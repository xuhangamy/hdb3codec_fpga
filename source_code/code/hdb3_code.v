==> flow/design.v <==
`timescale 1ns/1ns
module hdb3_code(
  input i_rst_n,
  input i_clk,
  input i_data,
  output [1:0] o_hdb3_code
);
wire [1:0] w_plug_v;
wire [1:0] w_plug_b;
hdb3_plug_v I1_hdb3_plug_v(
  .i_rst_n(i_rst_n),
  .i_clk(i_clk),
  .i_data(i_data),
  .o_plug_v_code(w_plug_v)
);
hdb3_plug_b I1_hdb3_plug_b(
  .i_rst_n(i_rst_n),
  .i_clk(i_clk),
  .i_plug_v_code(w_plug_v),
  .o_plug_b_code(w_plug_b)
);
hdb3_d2t I1_hdb3_d2t(
  .i_rst_n(i_rst_n),
  .i_clk(i_clk),
  .i_plug_b_code(w_plug_b),
  .o_hdb3_code(o_hdb3_code)
);
endmodule
`timescale 1ns/1ns
module hdb3_d2t(
  input i_rst_n,
  input i_clk,
  input [1:0] i_plug_b_code,
  output reg [1:0] o_hdb3_code
 );
 reg r_not_0_parity;
 always@(posedge i_clk,negedge i_rst_n)
 begin
   if(1'b0==i_rst_n)
   begin
     r_not_0_parity<=1'b0;
     o_hdb3_code<=2'b0;
   end
   else
   begin
     if(2'b01==i_plug_b_code)
       if(1'b1==r_not_0_parity)
       begin
         o_hdb3_code<=2'b01;
         r_not_0_parity<=~r_not_0_parity;
       end
       else
       begin
         o_hdb3_code<=2'b10;
         r_not_0_parity<=~r_not_0_parity;
       end
     else if(2'b10==i_plug_b_code)
       if(1'b1==r_not_0_parity)
       begin
         o_hdb3_code<=2'b10;
         r_not_0_parity<=~r_not_0_parity;
       end
       else
       begin
         o_hdb3_code<=2'b01;
         r_not_0_parity<=~r_not_0_parity;
       end
     else if(2'b11==i_plug_b_code)
       if(1'b1==r_not_0_parity)
       begin
         o_hdb3_code<=2'b01;
         r_not_0_parity<=~r_not_0_parity;
       end
       else
       begin
         o_hdb3_code<=2'b10;
         r_not_0_parity<=~r_not_0_parity;
       end
     else
       begin
         o_hdb3_code<=2'b0;
         r_not_0_parity<=~r_not_0_parity;
       end
    end
  end
 endmodule
`timescale 1ns/1ns
module hdb3_plug_b(
input i_rst_n,
input i_clk,
input [1:0] i_plug_v_code,
output [1:0] o_plug_b_code
);
reg[1:0] r_plug_b_code;
reg[4:0] r_plug_b_code_h;
reg[4:0] r_plug_b_code_l;
reg[2:0] r_data_shift;
reg r_not_0_parity;
assign o_plug_b_code ={r_plug_b_code_h[4],r_plug_b_code_l[4]};
always@(posedge i_clk,negedge i_rst_n)
begin
  if(1'b0==i_rst_n)
  begin
    r_not_0_parity<=1'b0;
  end
  else
  begin
    if(2'b10==i_plug_v_code)
      r_not_0_parity<=1'b0;
    else if(2'b01==i_plug_v_code)
      r_not_0_parity<=~r_not_0_parity;
  end
 end
 always@(posedge i_clk,negedge i_rst_n)
 begin
   if(1'b0==i_rst_n)
   begin
     r_plug_b_code_h<=5'b0000;
     r_plug_b_code_l<=5'b0000;
   end
   else
   begin
     if(2'b10==i_plug_v_code&&1'b0==r_not_0_parity)
     begin
       r_plug_b_code_h[0]<=1'b1;
       r_plug_b_code_h[1]<=r_plug_b_code_h[0];
       r_plug_b_code_h[2]<=r_plug_b_code_h[1];
       r_plug_b_code_h[3]<=1'b1;
       r_plug_b_code_h[4]<=r_plug_b_code_h[3];
       r_plug_b_code_l[0]<=1'b0;
       r_plug_b_code_l[1]<=r_plug_b_code_l[0];
       r_plug_b_code_l[2]<=r_plug_b_code_l[1];
       r_plug_b_code_l[3]<=1'b1;
       r_plug_b_code_l[4]<=r_plug_b_code_l[3];
     end
     else
     begin
       r_plug_b_code_h<={r_plug_b_code_h[3:0],i_plug_v_code[1]};
       r_plug_b_code_l<={r_plug_b_code_l[3:0],i_plug_v_code[0]};
     end
   end
 end
 endmodule
`timescale 1ns/1ns
module hdb3_plug_v(
  input i_rst_n,
  input i_clk,
  input i_data,
  output [1:0] o_plug_v_code
);
reg [1:0] r_plug_v_code;
reg [3:0] r_plug_v_code_h;
reg [3:0] r_plug_v_code_l;
reg [2:0] r_data_shift;
assign o_plug_v_code={r_plug_v_code_h[3],r_plug_v_code_l[3]};
always@(posedge i_clk,negedge i_rst_n)
begin
  if(1'b0==i_rst_n)
  begin
    r_data_shift<=3'b111;
  end
  else
  begin
    r_data_shift<={r_data_shift[1:0],i_data};
  end
 end
 always@(posedge i_clk,negedge i_rst_n)
 begin
  if(1'b0==i_rst_n)
  begin
    r_plug_v_code_h<=4'b0000;
    r_plug_v_code_l<=4'b0000;
  end
  else
  begin
    if(1'b0==i_data&&r_data_shift==3'b000&&3'b000==r_plug_v_code_h[2:0])
    begin
      r_plug_v_code_h<={r_plug_v_code_h[2:0],1'b1};
      r_plug_v_code_l<={r_plug_v_code_l[2:0],1'b0};
    end
    else if(1'b1==i_data)
    begin
      r_plug_v_code_h<={r_plug_v_code_h[2:0],1'b0};
      r_plug_v_code_l<={r_plug_v_code_l[2:0],1'b1};
    end
    else
    begin
       r_plug_v_code_h<={r_plug_v_code_h[2:0],1'b0};
       r_plug_v_code_l<={r_plug_v_code_l[2:0],1'b0};
    end
  end
end
endmodule
# From RTL to reports: hdb3_code
# What the tools print for hdb3_code, step after step.
# Lines are those of the file above, counted from 1.
# Operators: Yosys type, input widths -> output width; for muxes data width and select width s.
# Cell names lack the library's common part.
# A cell with n/a has no value.
[design] design="hdb3_code" clock_port="i_clk" library="sky130hd" lib_corner="tt_025C_1v80"

# Word level
# Yosys after proc, flatten, opt, wreduce and memory -nomap, before mapping. Memory bits, and registers merged into a memory's read port (data or address), are not among the register bits. Print and check cells are not counted. Equal cells are merged and count once.
[classes] muxes=14 bitwise=3 eq_ne=5 reduce_logical=6
[ops] op="$mux 2" count=5
[ops] op="$mux 1" count=9
[ops] op="$eq 2x2->1 const A" count=3
[ops] op="$logic_not 3->1" count=2
[ops] op="$eq 1x2->1 const A" count=2
[ops] op="$logic_and 1x1->1" count=3
[ops] op="$not 1->1" count=3
[ops] op="$reduce_bool 2->1" count=1
[word_totals] input_bits=3 reg_bits=25 word_cells=36

# Depth
# Yosys ltp: most cells in a row. Word level: on the elaborated netlist, between registers, memories and ports. Mapped: between sequential cells and ports; inverters and the memories' decode and read muxes count.
[depth] ltp_word=4 abc_area=1 ltp_mapped=5

# After synthesis
# The flow's flattened synthesis, as Yosys stat reports it; memories are mapped. The netlist is that of the ABC_AREA named above (0 if unset); the other value can give another one.
# Totals and module areas in this step are rounded.
[mapped] mapped_cells=58 buffers=1 seqArea_mm2=0.0006294 mapped_area_mm2=0.0007695 ffs=25
[by_type] cell="dfrtp_1" count=22
[by_type] cell="dfstp_2" count=3
[by_type] cell="nand2_1" count=12
[by_type] cell="inv_1" count=8
[by_type] cell="nor2_1" count=6
[by_type] cell="ha_1" count=1
[by_type] cell="nand2_2" count=1
[by_type] cell="nor2_2" count=1
[by_type] cell="a21oi_1" count=1
[by_type] cell="nand3_1" count=1
[by_type] cell="clkbuf_1" count=1
[by_type] cell="inv_2" count=1

# Worst setup path after synthesis
# OpenSTA on the mapped netlist: ideal clock, no wires. The path of least setup slack (recovery checks aside). Input and output delay are each 20% of the period. Register names are those of the netlist, which keeps one name where synthesis merged equal registers.
[synth_timing] kind="register to register" start="register I1_hdb3_plug_v.r_plug_v_code_h[3]" end="register I1_hdb3_plug_b.r_not_0_parity" launch_ns=0.000 tclk_ns=1.98 path_stages=5 t_required_ns=1.864 setup_time_ns=0.116 t_arrival_ns=0.754 delay_ns=0.870 setup_slack_ns=1.110 synth_period_reached_ns=0.87
# "delay_ns" = arrival - input delay + setup time.
# "path_stages" counts driving pins, that of a launching flip-flop among them; a cell with two outputs on the path counts twice.
# "synth_period_reached_ns" = period - worst setup slack (recovery checks aside). The figure is calculated, with input and output delays left at 20% of the set period.
# The rows between start and end are the longest chain of elaborated cells between them; the timing report does not say that the signal goes this way. Where chains are equally long, one stands for them.
# Each line given opens the expression or statement behind the cell; cells for indexed reads and writes are added by Yosys, which also makes memories of some case tables.
# At most two assigning lines are given for a register; there are more.
[synth_via] cell_sequence="dfrtp_1 ha_1 inv_1 nand2_1 nand2_1" elab_chain_cells=3
[synth_rtl] item="start, declared" line=152 source="reg [3:0] r_plug_v_code_h;"
[synth_rtl] item="start, assigned" line=178 source="r_plug_v_code_h<={r_plug_v_code_h[2:0],1'b1};"
[synth_rtl] item="start, assigned" line=183 source="r_plug_v_code_h<={r_plug_v_code_h[2:0],1'b0};"
[synth_rtl] item="$eq 1x2->1" line=110 source="else if(2'b01==i_plug_v_code)"
[synth_rtl] item="$mux 1" line=110
[synth_rtl] item="$mux 1" line=108 source="if(2'b10==i_plug_v_code)"
[synth_rtl] item="end, assigned" line=109 source="r_not_0_parity<=1'b0;"
[synth_rtl] item="end, assigned" line=111 source="r_not_0_parity<=~r_not_0_parity;"
[synth_rtl] item="end, declared" line=98 source="reg r_not_0_parity;"

# Path in the finished layout
# From the final timing report of flow run A: the path of least setup slack in the routed layout; clock arrival at registers is part of the times.
[layout_timing] kind="register to output" start="register I1_hdb3_d2t.o_hdb3_code[1]" end="output port o_hdb3_code[1]" out_delay_ns=0.27 setup_slack_ns=0.28 t_required_ns=1.10 tclk_ns=1.37 t_arrival_ns=0.82 launch_ns=0.31 path_stages=2
# At most two assigning lines are given for a register; there are more.
[layout_via] cell_sequence="dfrtp_1 buf_2" elab_chain_cells=0
[layout_rtl] item="start, declared" line=34 source="output reg [1:0] o_hdb3_code"
[layout_rtl] item="start, assigned" line=42 source="o_hdb3_code<=2'b0;"
[layout_rtl] item="start, assigned" line=49 source="o_hdb3_code<=2'b01;"
[layout_rtl] item="end, declared" line=6 source="output [1:0] o_hdb3_code"

Record of 2 stored runs of the RTL-to-layout flow on hdb3_code, platform sky130hd. The runs are unordered. Constraints: input delay and output delay 20% of the set period each, output load 0.01 pF.
By "period_reached_ns" is meant the clock period of the run minus its worst setup slack. This is arithmetic on one report: input and output delays are still those of the set period (20% each).
"worst_path_allowed_less_slack_ns" means the part of the period allowed to the worst setup path (the constraints hold back 20% at inputs and 20% at outputs) less its slack; where the path has registers, the arrival times of their clocks count too.
By "fin_power_uw" is meant OpenSTA's value without simulated activity: inputs other than the clock are taken to toggle once in ten clock periods, and the tool carries that through the logic.
Results are given in rounded form.

[flow] flow run A: files
==> flow/run.sh <==
#!/bin/bash
# the make line also repeats the synthesis and layout settings of config.mk as NAME=value (left out here)
make -C /OpenROAD-flow-scripts/flow DESIGN_CONFIG=/design/flow/config.mk WORK_HOME=/design/flow/orfs CLKGATE_MAP_FILE= finish
==> flow/config.mk <==
export PLATFORM = sky130hd
export DESIGN_NAME = hdb3_code
export DESIGN_NICKNAME = hdb3_code
export VERILOG_FILES = /design/flow/design.v
export SDC_FILE = /design/flow/constraint.sdc
export NUM_CORES = 4
export LEC_CHECK = 0
export ABC_AREA = 1
export CAP_MARGIN = 20
export CELL_PAD_IN_SITES_GLOBAL_PLACEMENT = 3
export CORE_MARGIN = 6
export CORE_UTILIZATION = 40
export CTS_CLUSTER_DIAMETER = 65
export MIN_ROUTING_LAYER = met2
export PLACE_DENSITY = 0.56
export SETUP_SLACK_MARGIN = 0.4
export SLEW_MARGIN = 0
==> flow/constraint.sdc <==
create_clock -name core_clock -period 1.37 [get_ports {i_clk}]
set_input_delay 0.2740 -clock core_clock [delete_from_list [all_inputs] [get_ports {i_clk}]]
set_output_delay 0.2740 -clock core_clock [all_outputs]
set_load 0.01 [all_outputs]

[flow] flow run A: metrics
[metrics] stdcell_area_mm2 = 0.0008746
[metrics] fin_power_uw = 1163
[metrics] period_reached_ns = 1.090
[metrics] fin_util_pct = 49.6
[metrics] total_negative_slack_ns = 0.000
[metrics] final_setup_ws_ns = 0.280
[metrics] worst_path_allowed_less_slack_ns = 0.82
[metrics] worst_setup_path_type = register to output
[metrics] post_synth_area_mm2 = 0.0007695
[metrics] total_die_area_mm2 = 0.00312

[flow] flow run B: files
==> flow/run.sh <==
#!/bin/bash
# the make line also repeats the synthesis and layout settings of config.mk as NAME=value (left out here)
make -C /OpenROAD-flow-scripts/flow DESIGN_CONFIG=/design/flow/config.mk WORK_HOME=/design/flow/orfs CLKGATE_MAP_FILE= finish
==> flow/config.mk <==
export PLATFORM = sky130hd
export DESIGN_NAME = hdb3_code
export DESIGN_NICKNAME = hdb3_code
export VERILOG_FILES = /design/flow/design.v
export SDC_FILE = /design/flow/constraint.sdc
export NUM_CORES = 4
export LEC_CHECK = 0
export CAP_MARGIN = 30
export CELL_PAD_IN_SITES_DETAIL_PLACEMENT = 0
export CORE_MARGIN = 5
export CORE_UTILIZATION = 50
export CTS_CLUSTER_SIZE = 19
export GPL_ROUTABILITY_DRIVEN = 1
export MAX_ROUTING_LAYER = met5
export PLACE_DENSITY_LB_ADDON = 0.01
export SLEW_MARGIN = 20
export TNS_END_PERCENT = 15
==> flow/constraint.sdc <==
create_clock -name core_clock -period 1.29 [get_ports {i_clk}]
set_input_delay 0.2580 -clock core_clock [delete_from_list [all_inputs] [get_ports {i_clk}]]
set_output_delay 0.2580 -clock core_clock [all_outputs]
set_load 0.01 [all_outputs]

[flow] flow run B: metrics
[metrics] stdcell_area_mm2 = 0.0008508
[metrics] fin_power_uw = 1227
[metrics] period_reached_ns = 1.217
[metrics] fin_util_pct = 57.8
[metrics] total_negative_slack_ns = 0.000
[metrics] final_setup_ws_ns = 0.073
[metrics] worst_path_allowed_less_slack_ns = 0.96
[metrics] worst_setup_path_type = register to output
[metrics] post_synth_area_mm2 = 0.0007495
[metrics] total_die_area_mm2 = 0.002373
